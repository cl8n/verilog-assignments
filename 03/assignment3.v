==> flow/design.v <==
module assignment3 (
	output wire [8:0] out,
	input wire [7:0] in,
	input wire [1:0] op,
	input wire clock
);
	reg [8:0] out_register; assign out = out_register;
	reg [7:0] in_register;
	function [8:0] count_ones (input [7:0] in);
		begin
			count_ones = 0;
			for (integer i = 0; i < 8; i = i + 1) begin
				count_ones = count_ones + in[i];
			end
		end
	endfunction
	always @ (posedge clock) begin
		in_register <= in;
		case (op)
			0: out_register <= in_register;
			1: out_register <= in_register + 2;
			2: out_register <= in_register * 2;
			3: out_register <= count_ones(in_register);
		endcase
	end
endmodule
======== Tool chain data of assignment3 ========
What the tools print for assignment3, step after step.
Lines are those of the file above, counted from 1.
Operators carry their Yosys type and port widths (W data, S select, Z words).
A cell with -- has no value.
set-up
  design top .............................. assignment3
  clock ................................... clock
  cell library ............................ sky130hd
  timing corner ........................... tt_025C_1v80

======== Elaborated design ========
Source: Yosys, flattened and elaborated, memories not mapped. Widths are those after wreduce; folded enables and synchronous resets count as part of the registers. Registers that Yosys merges into a memory's read port (data or address) are not register bits. Print and check cells do not count. Equal cells are merged and count once.
storage and ports
  register bits after elaboration ......... 17
  latch bits .............................. 0
  RAM bits ................................ 0
  bits in read-only memories .............. 0
  clocked read ports x word width ......... 0
  memories ................................ 0
  input port bits ......................... 11
  word-level cells ........................ 15
operators by class
  $add $sub $neg .......................... 8
  multiply operators ...................... 0
  divide/modulo/power cells ............... 0
  $lt $le $gt $ge ......................... 0
  eq/ne operators ......................... 3
  shift operators ......................... 0
  muxes and demuxes ....................... 1
  bitwise gates (word level) .............. 0
  reductions and logical operators ........ 1
operators with widths
  cell                   number
  $pmux W9 S4            1
  $add A8 B2 Y9 const B  1
  $add A7 B1 Y8          1
  $add A6 B1 Y7          1
  $add A5 B1 Y6          1
  $add A4 B1 Y5          1
  $eq A2 B2 Y1 const B   2
  $add A3 B1 Y4          1
  $add A2 B1 Y3          1
  $add A1 B1 Y2          1
  $eq A2 B1 Y1 const B   1
  $logic_not A2 Y1       1

======== Depth ========
Yosys ltp: most cells in a row. Word level: on the elaborated netlist, between registers, memories and ports. Mapped: between sequential cells and ports; inverters and the memories' decode and read muxes count.
logic depth
  depth in word-level cells ............... 8
  ABC_AREA ................................ 0
  depth in mapped cells ................... 11
  mapped depth without buffers ............ 11

======== Synthesis result ========
Yosys stat after the flow's synthesis: flattened, memories mapped to cells. It holds for the ABC_AREA given above (unset counts as 0); a run with the other value may have another netlist.
The area totals of this step are shown rounded.
cells by type
  type                       number
  sky130_fd_sc_hd__dfxtp_1   17
  sky130_fd_sc_hd__fa_1      4
  sky130_fd_sc_hd__ha_1      4
  sky130_fd_sc_hd__mux2i_1   5
  sky130_fd_sc_hd__inv_1     11
  sky130_fd_sc_hd__mux4_1    1
  sky130_fd_sc_hd__nand3_1   4
  sky130_fd_sc_hd__o21ai_0   4
  sky130_fd_sc_hd__xnor2_1   2
  sky130_fd_sc_hd__buf_2     3
  sky130_fd_sc_hd__nand2b_1  2
  sky130_fd_sc_hd__nand4_1   2
  sky130_fd_sc_hd__o22ai_1   2
  sky130_fd_sc_hd__or3_1     2
  sky130_fd_sc_hd__a21oi_1   2
  sky130_fd_sc_hd__a311o_1   1
  sky130_fd_sc_hd__a32o_1    1
  sky130_fd_sc_hd__o32a_1    1
Not listed: further types 8, cells in them 10.
mapped netlist
  cells in the netlist .................... 78
  cell area after synthesis ............... 0.000806 mm2
  area of sequential cells ................ 0.00034 mm2
  flip-flop cells ......................... 17
  buffer cells ............................ 3

======== Path before layout ========
OpenSTA on the mapped netlist: ideal clock, no wires. The path of least setup slack (recovery checks aside). Input and output delay are each 20% of the period. Register names are those of the netlist, which keeps one name where synthesis merged equal registers.
path post-synthesis
  path kind ............................... register to register
  start point ............................. register in_register[1]
  end point ............................... register out_register[2]
  clock period ............................ 4.0 ns
  library setup time ...................... 0.136 ns
  launch time at the first pin ............ 0.000 ns
  arrival ................................. 2.981 ns
  data required time ...................... 3.864 ns
  slack ................................... 0.883 ns
  delay of the path ....................... 3.117 ns
  stages .................................. 11
  path buffers ............................ 0
  period reached after synthesis .......... 3.117 ns
"delay of the path" = arrival - input delay + setup time.
"stages": output pins that drive a net of the path, with the launching flip-flop's if there is one; two outputs of one cell count as two.
"period reached after synthesis" is the clock period less the worst setup slack; recovery checks do not enter. This is arithmetic on one report: input and output delays are still those of the set period (20% each).
The rows between start and end are the longest chain of elaborated cells between them; the timing report does not say that the signal goes this way. Where chains are equally long, one stands for them.
Each line given opens the expression or statement behind the cell; cells for indexed reads and writes are added by Yosys, which also makes memories of some case tables.
At most two assigning lines are given for a register; there are more.
on the way, post-synthesis
  path through ............................ sky130_fd_sc_hd__dfxtp_1 > sky130_fd_sc_hd__fa_1 > sky130_fd_sc_hd__inv_1 > sky130_fd_sc_hd__fa_1 > sky130_fd_sc_hd__fa_1 > sky130_fd_sc_hd__inv_1 > sky130_fd_sc_hd__ha_1 > sky130_fd_sc_hd__inv_1 > sky130_fd_sc_hd__fa_1 > sky130_fd_sc_hd__xnor2_1 > sky130_fd_sc_hd__mux4_1
  cells in the longest elaborated chain ... 8
ends and longest elaborated chain, post-synthesis
  item           RTL line  RTL
  from (decl)    8         reg [7:0] in_register;
  from (assign)  18        in_register <= in;
  $add A1 B1 Y2  13        count_ones = count_ones + in[i];
  $add A2 B1 Y3  13
  $add A3 B1 Y4  13
  $add A4 B1 Y5  13
  $add A5 B1 Y6  13
  $add A6 B1 Y7  13
  $add A7 B1 Y8  13
  $pmux W9 S4    19        case (op)
  to (assign)    20        0: out_register <= in_register;
  to (assign)    21        1: out_register <= in_register + 2;
  to (decl)      7         reg [8:0] out_register; assign out = out_register;

======== Timing after layout ========
From the final timing report of run A: the path of least setup slack in the routed layout; clock arrival at registers is part of the times.
path after layout
  path kind ............................... register to register
  start point ............................. register in_register[3]
  end point ............................... register out_register[2]
  clock period ............................ 3.62 ns
  library setup time ...................... 0.12 ns
  launch time at the first pin ............ 0.26 ns
  arrival ................................. 3.58 ns
  data required time ...................... 3.75 ns
  slack ................................... 0.17 ns
  stages .................................. 11
  path buffers ............................ 0
The rows between start and end are the longest chain of elaborated cells between them; the timing report does not say that the signal goes this way. Where chains are equally long, one stands for them.
At most two assigning lines are given for a register; there are more.
on the way, after layout
  path through ............................ sky130_fd_sc_hd__dfxtp_1 > sky130_fd_sc_hd__fa_1 > sky130_fd_sc_hd__inv_1 > sky130_fd_sc_hd__fa_1 > sky130_fd_sc_hd__fa_1 > sky130_fd_sc_hd__inv_1 > sky130_fd_sc_hd__ha_1 > sky130_fd_sc_hd__inv_1 > sky130_fd_sc_hd__fa_1 > sky130_fd_sc_hd__xnor2_1 > sky130_fd_sc_hd__mux4_1
  cells in the longest elaborated chain ... 6
ends and longest elaborated chain, after layout
  item           RTL line  RTL
  from (decl)    8         reg [7:0] in_register;
  from (assign)  18        in_register <= in;
  $add A3 B1 Y4  13        count_ones = count_ones + in[i];
  $add A4 B1 Y5  13
  $add A5 B1 Y6  13
  $add A6 B1 Y7  13
  $add A7 B1 Y8  13
  $pmux W9 S4    19        case (op)
  to (assign)    20        0: out_register <= in_register;
  to (assign)    21        1: out_register <= in_register + 2;
  to (decl)      7         reg [8:0] out_register; assign out = out_register;

Measured results for assignment3: 2 stored runs of the Yosys and OpenROAD flow on sky130hd. The settings differ; the order carries no meaning. The constraints put input and output delay at 20% of the set period each and load the outputs with 0.01 pF.
"time used up by the worst setup path" means the part of the period allowed to the worst setup path (the constraints hold back 20% at inputs and 20% at outputs) less its slack; where the path has registers, the arrival times of their clocks count too.
The results are shown rounded.

---- run A ----
settings
  period_ns = 3.62
  CORE_UTILIZATION = 19
  PLACE_DENSITY_LB_ADDON = 0.24
  HOLD_SLACK_MARGIN = 0.11
  CORE_ASPECT_RATIO = 1.85
  CELL_PAD_IN_SITES_GLOBAL_PLACEMENT = 1
  CELL_PAD_IN_SITES_DETAIL_PLACEMENT = 2
  GPL_ROUTABILITY_DRIVEN = 1
  CAP_MARGIN = 0
  MAX_ROUTING_LAYER = met5
  CORE_MARGIN = 2
  SLEW_MARGIN = 20
results
  time used up by the worst setup path .... 3.45 ns
  worst setup path kind ................... register to register
  setup slack of the worst path ........... 0.174 ns
  lowest hold slack ....................... 0.514 ns
  synthesis area .......................... 0.000806 mm2
  die size ................................ 0.0048 mm2
  utilization after layout ................ 0.265

---- run B ----
settings
  period_ns = 3.43
  SETUP_SLACK_MARGIN = 0.72
  CAP_MARGIN = 20
  CORE_MARGIN = 2
  CORE_UTILIZATION = 40
  SLEW_MARGIN = 20
results
  time used up by the worst setup path .... 3.11 ns
  worst setup path kind ................... register to register
  setup slack of the worst path ........... 0.322 ns
  die size ................................ 0.00239 mm2
  lowest hold slack ....................... 0.511 ns
  utilization after layout ................ 0.548
  synthesis area .......................... 0.000806 mm2
