==> flow/design.v <==
module assignment6_part1 (
	output reg [15:0] result,
	input wire [7:0] character,
	input wire enable_character,
	input wire clk,
	input wire rst
);
	wire parsed_turn;
	wire signed [15:0] amount;
	parser m_parser (parsed_turn, amount, character, enable_character, clk, rst);
	reg signed [15:0] dial;
	reg signed [15:0] s_dial_signed;
	reg [15:0] s_dial;
	reg [15:0] s_result;
	always @* begin
		s_dial_signed = (dial + amount) % 100;
		s_dial = s_dial_signed < 0 ? s_dial_signed + 100 : s_dial_signed;
		s_result = s_dial == 0 ? result + 1 : result;
	end
	always @(posedge clk) begin
		if (rst) begin
			dial <= 50;
			result <= 0;
		end else if (parsed_turn) begin
			dial <= s_dial;
			result <= s_result;
		end
	end
endmodule
module assignment6_part2 (
	output reg [15:0] result,
	input wire [7:0] character,
	input wire enable_character,
	input wire clk,
	input wire rst
);
	wire parsed_turn;
	wire signed [15:0] amount;
	parser m_parser (parsed_turn, amount, character, enable_character, clk, rst);
	reg signed [15:0] dial;
	reg signed [15:0] s_dial_signed;
	reg [15:0] s_dial;
	reg [15:0] s_result;
	reg [15:0] s_amount_unsigned;
	reg s_zero_hit_after_mod_100;
	always @* begin
		s_dial_signed = (dial + amount) % 100;
		s_dial = s_dial_signed < 0 ? s_dial_signed + 100 : s_dial_signed;
		s_amount_unsigned = amount < 0 ? -amount : amount;
		s_zero_hit_after_mod_100 =
			(amount < 0 && s_amount_unsigned % 100 >= dial && dial != 0) ||
			(amount >= 0 && s_amount_unsigned % 100 + dial >= 100);
		s_result = result + s_amount_unsigned / 100 + s_zero_hit_after_mod_100;
	end
	always @(posedge clk) begin
		if (rst) begin
			dial <= 50;
			result <= 0;
		end else if (parsed_turn) begin
			dial <= s_dial;
			result <= s_result;
		end
	end
endmodule
module parser (
	output wire parsed_turn,
	output wire signed [15:0] amount,
	input wire [7:0] character,
	input wire enable_character,
	input wire clk,
	input wire rst
);
	localparam L = 0;
	localparam R = 1;
	assign parsed_turn = character == "\n" && enable_character;
	assign amount = s_amount;
	reg direction;
	reg [15:0] abs_amount;
	reg s_direction;
	reg [15:0] s_abs_amount;
	reg signed [15:0] s_amount;
	always @* begin
		case (character)
			"L": s_direction = L;
			"R": s_direction = R;
			default: s_direction = direction;
		endcase
		case (character)
			"L",
			"R": s_abs_amount = abs_amount;
			default:
				if (character >= "0" && character <= "9")
					s_abs_amount = abs_amount * 10 + character - "0";
				else
					s_abs_amount = 0;
		endcase
		case (direction)
			L: s_amount = -abs_amount;
			R: s_amount = abs_amount;
		endcase
	end
	always @(posedge clk) begin
		if (rst)
			abs_amount <= 0;
		else if (enable_character) begin
			direction <= s_direction;
			abs_amount <= s_abs_amount;
		end
	end
endmodule
# == Tool chain data of assignment6_part1 ==
# What the tools print for assignment6_part1, step after step.
# Lines are those of the file above, counted from 1.
# The mark n/a stands for no value.
# inputs
top_module,assignment6_part1
clock_port,clk
cell_library,sky130hd
pvt_corner,tt_025C_1v80

# == Word-level counts ==
# Counts by Yosys on the flattened word-level netlist (proc, flatten, opt, wreduce; memories kept). Register bits leave out memories and registers merged into their read ports (data or address). Print and check cells are left out.
# word_totals
regBits,49
out_inout_bits,16
word_cells,33
# op_classes
addsub,6
n_mul,1
n_div,1
n_cmp,3
equal,3
muxes,4
logic,3
reduce_logical,8
# ops
op,n
remainder unit 32 x 8 -> 32 bit with constant B,1
multiplier 16 x 3 -> 15 bit with constant B,1
parallel mux 16 bit (select 2 bit),1
2-to-1 mux 16 bit,2
adder 16 x 16 -> 17 bit,1
adder 16 x 1 -> 16 bit with constant B,1
less-than comparator 16 x 1 -> 1 bit with constant B,1
subtractor 16 x 6 -> 16 bit with constant B,1
adder 16 x 8 -> 16 bit,1
adder 16 x 8 -> 16 bit with constant B,1
negation 16 bit,1
logical NOT 16 bit,1
== test 8 x 7 -> 1 bit with constant B,2
== test 8 x 4 -> 1 bit with constant B,1
>= comparator 8 x 6 -> 1 bit with constant B,1
<= comparator 8 x 6 -> 1 bit with constant B,1
AND reduction 2 bit,2
inverter 1 bit,3
AND reduction 3 bit,1
logical AND 1 bit,2
nonzero test 2 bit,1
OR reduction 2 bit,1
parallel mux 1 bit (select 2 bit),1

# == Longest topological paths ==
# Longest topological path by Yosys (ltp), each cell counted once; first at word level (registers and memories cut), then after technology mapping (sequential cells cut; the memories' decode and read muxes count).
# depth
word_depth,8
ABC_AREA,0
mapped_depth,52
ltp_nobuf,46

# == After synthesis ==
# Yosys stat after the flow's synthesis: flattened, memories mapped to cells. It holds for the ABC_AREA given above (unset counts as 0); a run with the other value may have another netlist.
# The area totals of this step are shown rounded.
# mapped
stdcells,1021
area_mm2,0.0077
seq_area_mm2,0.00099
ffs,49
buf_cells,27
# types
type,n,area_total_um2
sky130_fd_sc_hd__dfxtp_1,48,960.922
sky130_fd_sc_hd__ha_1,64,800.768
sky130_fd_sc_hd__a21oi_1,90,450.432
sky130_fd_sc_hd__xnor2_1,51,446.678
sky130_fd_sc_hd__xor2_1,45,394.128
sky130_fd_sc_hd__nor2_1,96,360.346
sky130_fd_sc_hd__nand2_1,74,277.766
sky130_fd_sc_hd__o21ai_0,39,195.187
sky130_fd_sc_hd__inv_1,51,191.434
sky130_fd_sc_hd__nand3_1,38,190.182
sky130_fd_sc_hd__nor3_1,30,150.144
sky130_fd_sc_hd__a22oi_1,18,135.13
sky130_fd_sc_hd__o211ai_1,18,135.13
sky130_fd_sc_hd__a21o_1,17,127.622
sky130_fd_sc_hd__o21bai_1,16,120.115
sky130_fd_sc_hd__nand4_1,17,106.352
sky130_fd_sc_hd__nor4_1,17,106.352
sky130_fd_sc_hd__a31oi_1,16,100.096
# Other cell types: 92; their cells: 276.
# The figures by module come from a second, unflattened synthesis with its own total; it is not the netlist above.
# unflattened
hier_cells,1109
hier_area_mm2,0.0084
# Each row is one instance without its submodules.
# by_module
module,n_inst,cells,mod_area_mm2,seq_area_mm2
assignment6_part1,1,816,0.006,0.00064
parser,1,293,0.0024,0.00035

# == Timing after synthesis ==
# Source: OpenSTA report_checks on the synthesized netlist (no wires, ideal clock, input and output delay 20% of the period each), path of least setup slack; recovery checks are left aside. Register names are those of the netlist, which keeps one name where synthesis merged equal registers.
# synth_path
path_kind,register to register
from,register m_parser.abs_amount[2]
to,register result[15]
tclk_ns,12.1
t_arrival_ns,11.616
path_slack_ns,0.360
path_delay_ns,11.739
stages,47
path_buffers,5
synth_period_reached_ns,11.74
# "path_delay_ns" is the arrival time less input delay plus setup time.
# "stages": output pins that drive a net of the path, with the launching flip-flop's if there is one; two outputs of one cell count as two.
# "synth_period_reached_ns" = period - worst setup slack (recovery checks aside). The figure is calculated, with input and output delays left at 20% of the set period.
# Between the ends stands the longest chain of elaborated cells between them, by number of cells; it is not shown to be the way that was timed. Of several equally long chains one is given.
# A line is the first line of the expression or statement that the cell stems from. Yosys adds cells for indexed reads and writes and turns some case tables into memories.
# synth_between
path_cell_list,sky130_fd_sc_hd__dfxtp_1 -> sky130_fd_sc_hd__nor2_1 -> sky130_fd_sc_hd__nor4b_1 -> sky130_fd_sc_hd__nor4bb_1 -> sky130_fd_sc_hd__nor2_1 -> sky130_fd_sc_hd__xnor2_1 -> sky130_fd_sc_hd__ha_1 -> sky130_fd_sc_hd__buf_2 -> sky130_fd_sc_hd__nand2_1 -> sky130_fd_sc_hd__o221ai_1 -> sky130_fd_sc_hd__a31oi_1 -> sky130_fd_sc_hd__xnor2_1 -> sky130_fd_sc_hd__or3_1 -> sky130_fd_sc_hd__buf_2 -> sky130_fd_sc_hd__o41a_1 -> sky130_fd_sc_hd__xor2_1 -> sky130_fd_sc_hd__nor3_2 -> sky130_fd_sc_hd__a32o_1 -> (+11 left out) -> sky130_fd_sc_hd__buf_2 -> sky130_fd_sc_hd__a211oi_2 -> sky130_fd_sc_hd__mux2_4 -> sky130_fd_sc_hd__and2_4 -> sky130_fd_sc_hd__o31ai_4 -> sky130_fd_sc_hd__o32ai_1 -> sky130_fd_sc_hd__a211o_1 -> sky130_fd_sc_hd__and3_4 -> sky130_fd_sc_hd__a21oi_1 -> sky130_fd_sc_hd__xor2_1 -> sky130_fd_sc_hd__inv_1 -> sky130_fd_sc_hd__ha_1 -> sky130_fd_sc_hd__o32ai_1 -> sky130_fd_sc_hd__nand4_4 -> sky130_fd_sc_hd__or2_1 -> sky130_fd_sc_hd__buf_4 -> sky130_fd_sc_hd__nor4_2 -> sky130_fd_sc_hd__mux2_1
elab_chain_cells,8
# synth_lines
item,line_no,source
from (decl),78,reg [15:0] abs_amount;
from (assign),104,abs_amount <= 0;
from (assign),107,abs_amount <= s_abs_amount;
negation 16 bit,98,L: s_amount = -abs_amount;
parallel mux 16 bit (select 2 bit),97,case (direction)
adder 16 x 16 -> 17 bit,16,s_dial_signed = (dial + amount) % 100;
remainder unit 32 x 8 -> 32 bit,16,
adder 16 x 8 -> 16 bit,17,s_dial = s_dial_signed < 0 ? s_dial_signed + 100 : s_dial_signed;
2-to-1 mux 16 bit,17,
logical NOT 16 bit,18,s_result = s_dial == 0 ? result + 1 : result;
AND reduction 2 bit,n/a,
to (assign),23,result <= 0;
to (assign),26,result <= s_result;
to (decl),2,"output reg [15:0] result,"

# Stored flow runs of assignment6_part1 (2 of them; Yosys, OpenROAD, sky130hd). They differ in their settings and are not a sequence. Constraints: input delay and output delay 20% of the set period each, output load 0.01 pF.
# Settings: - = not set for that run.
setting or result,entry A,entry B
period_ns,8.57,14.5
CORE_UTILIZATION,63,65
SETUP_SLACK_MARGIN,0.35,-
PLACE_DENSITY,0.68,-
CELL_PAD_IN_SITES_GLOBAL_PLACEMENT,3,1
TNS_END_PERCENT,50,45
GPL_TIMING_DRIVEN,0,1
CAP_MARGIN,30,40
MIN_ROUTING_LAYER,met2,met2
MAX_ROUTING_LAYER,met4,-
CORE_MARGIN,2,2
SLEW_MARGIN,20,15
PLACE_DENSITY_LB_ADDON,-,0.22
# Entry A: unfinished; error GPL-0301 in placement
# Entry B: unfinished; error FLW-0024 in placement
